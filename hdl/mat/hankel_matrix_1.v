==> flow/design.v <==
`timescale 1ns / 1ps
module hankel_matrix #(
	parameter N 		= 15,
	parameter ROW 		= (N+1)/2,
	parameter COL 		= ROW,
	parameter WIDTH		= 16,
	parameter ADDR		= 8
)(
	input 				clk,
	input 				start,
	input		[WIDTH-1:0] 	data,
	output reg	[ADDR-1:0] 	addr,
	output reg			rd
);
reg [WIDTH-1:0] mat [0:ROW-1] [0:COL-1];
reg [7:0] r,c,c_i,r_i;
reg state;
parameter 
	IDLE  = 1'b0,
	STORE = 1'b1;
initial begin
	c <= 0;
	r <= 0;
	rd <= 1'b0;
	addr <= 0;
	state <= IDLE;
end
always@(posedge clk) begin
	c_i <= c;
	r_i <= r;
end
always@(posedge clk) begin
	case(state)
		IDLE: begin
			r <= 0;
			c <= 0;
			rd <= 1'b1;
			addr <= 0;
			if(start) begin
				state <= STORE;
			end
		end
		STORE: begin
			mat[r_i][c_i] <= data;
			addr <= addr+1;
			c <= c+1;
			if(c==COL-1) begin	
				c <= 0;
				r <= r+1;
				addr <= r+1;
			end
			if(r_i==ROW-1 && c_i==COL-1) begin
				r <= 0;
				c <= 0;
				rd <= 1'b0;
				addr <= 0;
				state <= IDLE;
			end
		end
	endcase
end
endmodule 
* Reports on hankel_matrix
What the tools print for hankel_matrix, step after step. Line numbers count from 1 in the design file above. A cell with - has no value.
Design: top module hankel_matrix, clock clk, cell library sky130hd, library corner tt_025C_1v80

* After elaboration
Counts by Yosys on the flattened word-level netlist (proc, flatten, opt, wreduce; memories kept). Register bits leave out memories and registers merged into their read ports (data or address). Print and check cells are left out. Cells with the same type and inputs are merged into one.
Bit counts: register bits after elaboration 42, latch bits 0, memory bits (writable) 0, ROM bits 0, word width x clocked read ports 0, memories kept 0, input bits 18, output and inout port bits 9, word-level cells 31
Operators by class: add/subtract/negate cells 3, multipliers 0, divide/modulo/power cells 0, $lt $le $gt $ge 0, equality and inequality tests 5, shifts and indexed selects 0, mux-type cells 14, bitwise gates (word level) 1, reductions and logical operators 1
Operators with widths (count):
- parallel mux 8 bit (select 2 bit) | 3
- 2-to-1 mux 8 bit | 6
- adder 8 x 1 -> 8 bit with constant B | 3
- == test 8 x 3 -> 1 bit with constant B | 3
- parallel mux 1 bit (select 2 bit) | 2
- != test 3 x 1 -> 1 bit with constant B | 1
- 2-to-1 mux 1 bit | 3
- != test 2 x 1 -> 1 bit with constant B | 1
- logical AND 1 bit | 1
- inverter 1 bit | 1

* Depth
Yosys ltp: most cells in a row. Word level: on the elaborated netlist, between registers, memories and ports. Mapped: between sequential cells and ports; inverters and the memories' decode and read muxes count.
Logic depth: word-level depth 4, ABC_AREA 0, mapped depth 6, gate-level depth less buffers 5

* Mapped cells and area
Yosys stat after the flow's synthesis: flattened, memories mapped to cells. It holds for the ABC_AREA given above (unset counts as 0); a run with the other value may have another netlist. The area totals of this step are shown rounded.
Cells by type:
- sky130_fd_sc_hd__dfxtp_1 | count 33, total area 660.634 sq um
- sky130_fd_sc_hd__edfxtp_1 | count 9, total area 270.259 sq um
- sky130_fd_sc_hd__nor2_1 | count 24, total area 90.086 sq um
- sky130_fd_sc_hd__xor2_1 | count 8, total area 70.067 sq um
- sky130_fd_sc_hd__xnor2_1 | count 7, total area 61.309 sq um
- sky130_fd_sc_hd__nand3_1 | count 10, total area 50.048 sq um
- sky130_fd_sc_hd__ha_1 | count 3, total area 37.536 sq um
- sky130_fd_sc_hd__a221oi_1 | count 3, total area 26.275 sq um
- sky130_fd_sc_hd__a211oi_2 | count 2, total area 25.024 sq um
- sky130_fd_sc_hd__nor3_1 | count 4, total area 20.019 sq um
- sky130_fd_sc_hd__nor4bb_1 | count 2, total area 20.019 sq um
- sky130_fd_sc_hd__o21ai_0 | count 4, total area 20.019 sq um
- sky130_fd_sc_hd__inv_1 | count 5, total area 18.768 sq um
- sky130_fd_sc_hd__nor4b_1 | count 2, total area 17.517 sq um
- sky130_fd_sc_hd__nor3_4 | count 1, total area 16.266 sq um
- sky130_fd_sc_hd__a211oi_1 | count 2, total area 15.014 sq um
- sky130_fd_sc_hd__nand2_1 | count 4, total area 15.014 sq um
- sky130_fd_sc_hd__and3_1 | count 2, total area 12.512 sq um
Not listed: further types 10, cells in them 11.
Mapped netlist: mapped cells 136, chip area (Yosys) 1530 sq um, sequential area 931 sq um, flip-flops 42, buffer cells 4

* Path before layout
Source: OpenSTA report_checks on the synthesized netlist (no wires, ideal clock, input and output delay 20% of the period each), path of least setup slack; recovery checks are left aside. Register names are those of the netlist, which keeps one name where synthesis merged equal registers.
Path after synthesis: kind reg-to-reg, start register c[3], end register r[0], clock period 1.95 ns, library setup time 0.320 ns, time at the first pin 0.000 ns, arrival time 1.455 ns, required time 1.630 ns, setup slack 0.174 ns, delay of the path 1.775 ns, stages 5, path buffers 1, synthesis period reached 1.776 ns
"delay of the path" = arrival - input delay + setup time. "stages": output pins that drive a net of the path, with the launching flip-flop's if there is one; two outputs of one cell count as two. "synthesis period reached" is the clock period less the worst setup slack; recovery checks do not enter. This is arithmetic on one report: input and output delays are still those of the set period (20% each). Between the ends stands the longest chain of elaborated cells between them, by number of cells; it is not shown to be the way that was timed. Of several equally long chains one is given. A line is the first line of the expression or statement that the cell stems from. Yosys adds cells for indexed reads and writes and turns some case tables into memories. At most two assigning lines are given for a register; there are more. The path ends at the enable pin of a flip-flop; only ways to that pin are counted.
Between the ends, after synthesis: cells stage by stage sky130_fd_sc_hd__dfxtp_1 sky130_fd_sc_hd__or4_4 sky130_fd_sc_hd__nor3_4 sky130_fd_sc_hd__or2_2 sky130_fd_sc_hd__buf_2, length of the longest elaborated chain 2, elaborated cells on any way between the ends 2, RTL lines with such cells 1, those cells by class 2 x eq/ne
Ends and longest elaborated chain, after synthesis:
- start, declared | RTL line 16 | reg [7:0] r,c,c_i,r_i;
- start, assigned | RTL line 36 | c <= 0;
- start, assigned | RTL line 46 | c <= c+1;
- == test 8 x 3 -> 1 bit | RTL line 47 | if(c==COL-1) begin
- != test 3 x 1 -> 1 bit
- end, assigned | RTL line 49 | r <= r+1;
- end, assigned | RTL line 53 | r <= 0;
- end, declared | RTL line 16

* Path in the finished layout
From the final timing report of record 1: the path of least setup slack in the routed layout; clock arrival at registers is part of the times.
Path after layout: kind reg-to-output, start register addr[2], end output addr[2], clock period 2.19 ns, output delay 0.44 ns, time at the first pin 0.29 ns, arrival time 1.30 ns, required time 1.75 ns, setup slack 0.45 ns, stages 2, path buffers 1
At most two assigning lines are given for a register; there are more.
Between the ends, after layout: cells stage by stage sky130_fd_sc_hd__dfxtp_1 sky130_fd_sc_hd__clkdlybuf4s50_1, length of the longest elaborated chain 0, elaborated cells on any way between the ends 0, RTL lines with such cells 0
Ends and longest elaborated chain, after layout:
- start, declared | RTL line 12 | output reg [ADDR-1:0] addr,
- start, assigned | RTL line 45 | addr <= addr+1;
- start, assigned | RTL line 50 | addr <= r+1;
- end, declared | RTL line 12

Appendix: measured runs

Flow measurements of hankel_matrix on sky130hd: 2 stored runs with different settings, listed in no order. Input and output delays are each 20% of the period that was set; the output load is 0.01 pF.
"period reached": clock period set for the run, less the worst setup slack. It is reckoned from that one timing run; input and output delays stay at 20% of the period that was set.
"critical setup path time" is the time allowed to the run's worst setup path (the clock period less input and output delay, where it has them) less its slack. Clock arrival times count: a late capture clock shortens it, a late launch clock lengthens it.
By "total power of the final layout" is meant OpenSTA's value without simulated activity: inputs other than the clock are taken to toggle once in ten clock periods, and the tool carries that through the logic.
Values from the reports are rounded here.

* Record 1 | settings: period_ns 2.19; CAP_MARGIN 20; CORE_MARGIN 2; CORE_UTILIZATION 40; SLEW_MARGIN 20 | results: die size 4330 sq um; standard-cell area after layout 1780 sq um; setup slack of the critical path 0.450 ns; chip area after synthesis (Yosys) 1530 sq um; total power of the final layout 1.34 mW; final setup TNS 0.000 ns; critical setup path time 1.30 ns; class of the worst setup path reg-to-output; final worst hold slack 0.369 ns; post-route utilization 0.487; period reached 1.740 ns
* Record 2 | settings: period_ns 2.28; CORE_UTILIZATION 16; SETUP_SLACK_MARGIN -0.14; PLACE_DENSITY_LB_ADDON 0.05; HOLD_SLACK_MARGIN 0.29; CELL_PAD_IN_SITES_GLOBAL_PLACEMENT 0; CELL_PAD_IN_SITES_DETAIL_PLACEMENT 0; TNS_END_PERCENT 100; ABC_AREA 0; GPL_TIMING_DRIVEN 0; SLEW_MARGIN 15; CAP_MARGIN 20; CORE_MARGIN 2 | results: die size 10300 sq um; standard-cell area after layout 1900 sq um; setup slack of the critical path 0.160 ns; chip area after synthesis (Yosys) 1530 sq um; total power of the final layout 1.32 mW; final setup TNS 0.000 ns; critical setup path time 2.12 ns; class of the worst setup path reg-to-reg; final worst hold slack 0.381 ns; post-route utilization 0.205; period reached 2.120 ns
