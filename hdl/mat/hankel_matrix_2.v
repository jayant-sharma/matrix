==> flow/design.v <==
`timescale 1ns / 1ps
module hankel_matrixd_d #(
	parameter ROW 	= 4,
	parameter COL 	= 4,
	parameter WIDTH	= 16,
	parameter ADDR		= 8
)(
	input 				clk,
	input 				start,
	input		[WIDTH-1:0] 	data,
	output reg	[ADDR-1:0] 	addr,
	output reg			rd
);
reg [WIDTH-1:0] mat [0:ROW-1] [0:COL-1];
reg [7:0] r,c,r_i,c_i,state;
reg		[WIDTH-1:0] 	data_i;
reg	[ADDR-1:0] 	addr_i;
parameter 
	IDLE = 2'b00,
	INIT = 2'b01,
	COPY = 2'b10,
	WRITE= 2'b11;
initial begin
	c <= 0;
	r <= 0;
	addr <=0;
	rd<=0;
	state <= IDLE;
end
always@(posedge clk) begin
	case(state)
		IDLE: begin
			if(start) 
				state <= INIT;
				rd <=1;				
				r<=0;
				c<=0;
				addr <=0;
		end
		INIT: begin
			if(r==0) begin
				mat[r][c] <= data;
				c <= c+1;
				addr <= addr+1;
				if(c==COL-1) begin	
					c <= 0;
					state <= COPY;
					r <= r+1;
				end
			end
		end
		COPY: begin
			if(r!=0) begin		
				mat[r][c] <= mat[r-1][c+1];
				c <= c+1;
				if(c==COL-2)begin
					state <= WRITE;
					rd <= 1;	
					addr <= addr+1;
				end
			end
		end
		WRITE: begin
			mat[r][c]<= data;
			state <= COPY;
			r <= r+1;
			c<=0;
			if(r==ROW-1)
				state <= IDLE;
		end
	endcase
end
endmodule 
Tool chain data of hankel_matrixd_d
Tool output for the design above, in the order of the flow.
Lines are those of the file above, counted from 1.
Operators carry their Yosys type and port widths (W data, S select, Z words).
Library cell names are shortened.
{ "setup": {"top": "hankel_matrixd_d", "clock_port": "clk", "lib": "sky130hd", "lib_corner": "tt_025C_1v80"} }

After elaboration
Source: Yosys, flattened and elaborated, memories not mapped. Widths are those after wreduce. Registers that Yosys merges into a memory's read port (data or address) are not register bits. Print and check cells do not count. Equal cells are merged and count once.
{ "word_totals": {"output_inout_bits": 9, "word_cells": 54, "reg_bits": 33, "inputBits": 18} }
{ "op_classes": {"n_reduce_logical": 14, "mux": 21, "eq_ne": 11, "n_addsub": 3} }
{ "op_table": {"columns": ["operator", "count"], "rows": [
  ["$mux W8", 13],
  ["$pmux W8 S3", 3],
  ["$eq A8 B2 Y1 const B", 5],
  ["$pmux W8 S4", 1],
  ["$add A8 B1 Y8 const B", 3],
  ["$logic_not A8 Y1", 2],
  ["$ne A2 B2 Y1 const B", 5],
  ["$reduce_and A3 Y1", 3],
  ["$reduce_bool A3 Y1", 3],
  ["$eq A8 B1 Y1 const B", 1],
  ["$reduce_bool A8 Y1", 1],
  ["$reduce_and A6 Y1", 1],
  ["$reduce_and A4 Y1", 1],
  ["$reduce_bool A4 Y1", 1],
  ["$reduce_bool A2 Y1", 1],
  ["$reduce_or A2 Y1", 1],
  ["$pmux W1 S2", 1],
  ["$mux W2", 1],
  ["$mux W1", 2]
]} }

Depth
Depth = most cells in a row (Yosys ltp): at word level without a register or memory, in the mapped netlist without a sequential cell, where the memories' decode and read muxes count.
{ "depth": {"word_depth": 4, "ABC_AREA": 1, "depth_mapped": 7, "mapped_depth_nobuf": 7} }

Mapped cells and area
Yosys stat after the flow's synthesis: flattened, memories mapped to cells. It holds for the ABC_AREA given above (unset counts as 0); a run with the other value may have another netlist.
Totals and module areas in this step are rounded.
{ "mapped": {"seq_area_um2": 811, "buffers": 0, "cell_count": 166, "flip_flops": 27, "mapped_area_um2": 1530} }
{ "by_type": {"columns": ["cell_type", "count", "type_area_um2"], "rows": [
  ["edfxtp_1", 27, 810.778],
  ["ha_1", 10, 125.12],
  ["nor2_1", 27, 101.347],
  ["nand2_1", 25, 93.84],
  ["inv_1", 24, 90.086],
  ["a21oi_1", 17, 85.082],
  ["nand3_1", 10, 50.048],
  ["o21ai_0", 7, 35.034],
  ["xnor2_1", 4, 35.034],
  ["o21ai_1", 3, 15.014],
  ["a31oi_1", 2, 12.512],
  ["nand4_1", 2, 12.512],
  ["nand3_2", 1, 10.01],
  ["a31o_2", 1, 8.758],
  ["o21ai_2", 1, 8.758],
  ["xor2_1", 1, 8.758],
  ["a22oi_1", 1, 7.507],
  ["and3_1", 1, 6.256]
]} }
Other cell types: 2; their cells: 2.

Path before layout
Path of least setup slack by OpenSTA after synthesis, without wires, with an ideal clock, recovery checks aside; 20% of the period is set as input and as output delay. Where synthesis merged equal registers, the netlist keeps one of their names.
{ "synth_path": {"path_type": "register to register", "startpoint": "register r[0]", "endpoint": "register addr[0]", "setup_time_ns": 0.370, "path_buffers": 0, "path_delay_ns": 1.676, "required_ns": 2.960, "arrival_ns": 1.306, "setup_slack_ns": 1.653, "tclk_ns": 3.33, "t_first_pin_ns": 0.000, "stages": 7, "synth_period_reached_ns": 1.677} }
"path_delay_ns" = arrival - input delay + setup time.
"stages" counts driving pins, that of a launching flip-flop among them; a cell with two outputs on the path counts twice.
"synth_period_reached_ns" = period - worst setup slack (recovery checks aside). The figure is calculated, with input and output delays left at 20% of the set period.
The rows between start and end are the longest chain of elaborated cells between them; the timing report does not say that the signal goes this way. Where chains are equally long, one stands for them.
A line is the first line of the expression or statement that the cell stems from. Yosys adds cells for indexed reads and writes and turns some case tables into memories.
At most two assigning lines are given for a register; there are more.
Only ways into the end's enable, where the timed path ends, are counted here.
{ "synth_via": {"cell_sequence": "edfxtp_1 > inv_1 > ha_1 > nand3_1 > o21ai_1 > nand2_1 > nor2_1", "elab_chain_len": 3, "cells_between": 5, "lines_between": 2, "cone_classes": "2 x eq/ne; 3 x reduce/logical"} }
{ "synth_lines": {"columns": ["element", "line_no", "source"], "rows": [
  ["from (decl)", 15, "reg [7:0] r,c,r_i,c_i,state;"],
  ["from (assign)", 48, "r <= r+1;"],
  ["from (assign)", 66, "r <= r+1;"],
  ["$reduce_bool A8 Y1", 53, "if(r!=0) begin"],
  ["$ne A2 B2 Y1", null, null],
  ["$reduce_and A4 Y1", null, null],
  ["to (assign)", 44, "addr <= addr+1;"],
  ["to (assign)", 59, "addr <= addr+1;"],
  ["to (decl)", 11, "output reg [ADDR-1:0] addr,"]
]} }

Worst path after layout
From the final timing report of stored run 1: the path of least setup slack in the routed layout; clock arrival at registers is part of the times.
{ "layout_path": {"path_type": "register to register", "startpoint": "register state[0]", "endpoint": "register r[2]", "setup_time_ns": 0.33, "required_ns": 2.15, "tclk_ns": 2.21, "t_first_pin_ns": 0.27, "setup_slack_ns": 0.39, "arrival_ns": 1.76, "path_buffers": 0, "stages": 5} }
The rows between start and end are the longest chain of elaborated cells between them; the timing report does not say that the signal goes this way. Where chains are equally long, one stands for them.
At most two assigning lines are given for a register; there are more.
Only ways into the end's enable, where the timed path ends, are counted here.
{ "layout_via": {"cell_sequence": "edfxtp_1 > inv_1 > ha_1 > inv_1 > and3_1", "elab_chain_len": 3, "cells_between": 7, "lines_between": 1, "cone_classes": "4 x eq/ne; 3 x reduce/logical"} }
{ "layout_lines": {"columns": ["element", "line_no", "source"], "rows": [
  ["from (decl)", 15, "reg [7:0] r,c,r_i,c_i,state;"],
  ["from (assign)", 34, "state <= INIT;"],
  ["from (assign)", 47, "state <= COPY;"],
  ["$eq A8 B2 Y1", 31, "case(state)"],
  ["$reduce_bool A3 Y1", null, null],
  ["$reduce_and A3 Y1", null, null],
  ["to (assign)", 48, "r <= r+1;"],
  ["to (assign)", 66, "r <= r+1;"],
  ["to (decl)", 15, null]
]} }

Add stored flow runs of hankel_matrixd_d

Measured data: module hankel_matrixd_d, platform sky130hd, 2 stored runs of the flow under differing settings, order arbitrary. Input and output delays are each 20% of the period that was set; the output load is 0.01 pF.
"clock_period_reached_ns" means the clock period less the worst setup slack. The figure is calculated, with input and output delays left at 20% of the set period.
"worst_path_time_ns" means the part of the period allowed to the worst setup path (the constraints hold back 20% at inputs and 20% at outputs) less its slack; where the path has registers, the arrival times of their clocks count too.
"fin_power_mw" is the tool's figure for a default switching activity; nothing was simulated.
Values from the reports are rounded here.
[
  {
    "run": "stored run 1",
    "settings": { "period_ns": 2.21, "CORE_UTILIZATION": 18, "PLACE_DENSITY": 0.93, "HOLD_SLACK_MARGIN": -0.1, "CORE_ASPECT_RATIO": 1.22, "CELL_PAD_IN_SITES_DETAIL_PLACEMENT": 1, "ABC_AREA": 1, "GPL_TIMING_DRIVEN": 1, "CTS_CLUSTER_DIAMETER": 202, "CAP_MARGIN": 10, "MAX_ROUTING_LAYER": "met5", "CORE_MARGIN": 2, "SLEW_MARGIN": 20 },
    "results": { "layout_stdcell_area_um2": 1800, "fin_power_mw": 2.94, "timing.setup.ws_ns": 0.394, "holdWs_ns": 0.637, "die_footprint_um2": 9240, "tns_setup_ns": 0.000, "worst_path_time_ns": 1.82, "critical_path_kind": "register to register", "synth_chip_area_um2": 1530, "clock_period_reached_ns": 1.816, "final_util_frac": 0.216 }
  },
  {
    "run": "stored run 2",
    "settings": { "period_ns": 1.78, "CORE_UTILIZATION": 29, "SETUP_SLACK_MARGIN": 0.09, "PLACE_DENSITY_LB_ADDON": 0.23, "CELL_PAD_IN_SITES_DETAIL_PLACEMENT": 0, "ABC_AREA": 0, "GPL_TIMING_DRIVEN": 0, "MAX_ROUTING_LAYER": "met5", "CAP_MARGIN": 20, "CORE_MARGIN": 2, "SLEW_MARGIN": 20 },
    "results": { "layout_stdcell_area_um2": 2040, "fin_power_mw": 4.14, "timing.setup.ws_ns": -0.026, "holdWs_ns": 0.627, "die_footprint_um2": 5880, "tns_setup_ns": -0.116, "worst_path_time_ns": 1.81, "critical_path_kind": "register to register", "synth_chip_area_um2": 1530, "clock_period_reached_ns": 1.806, "final_util_frac": 0.4 }
  }
]
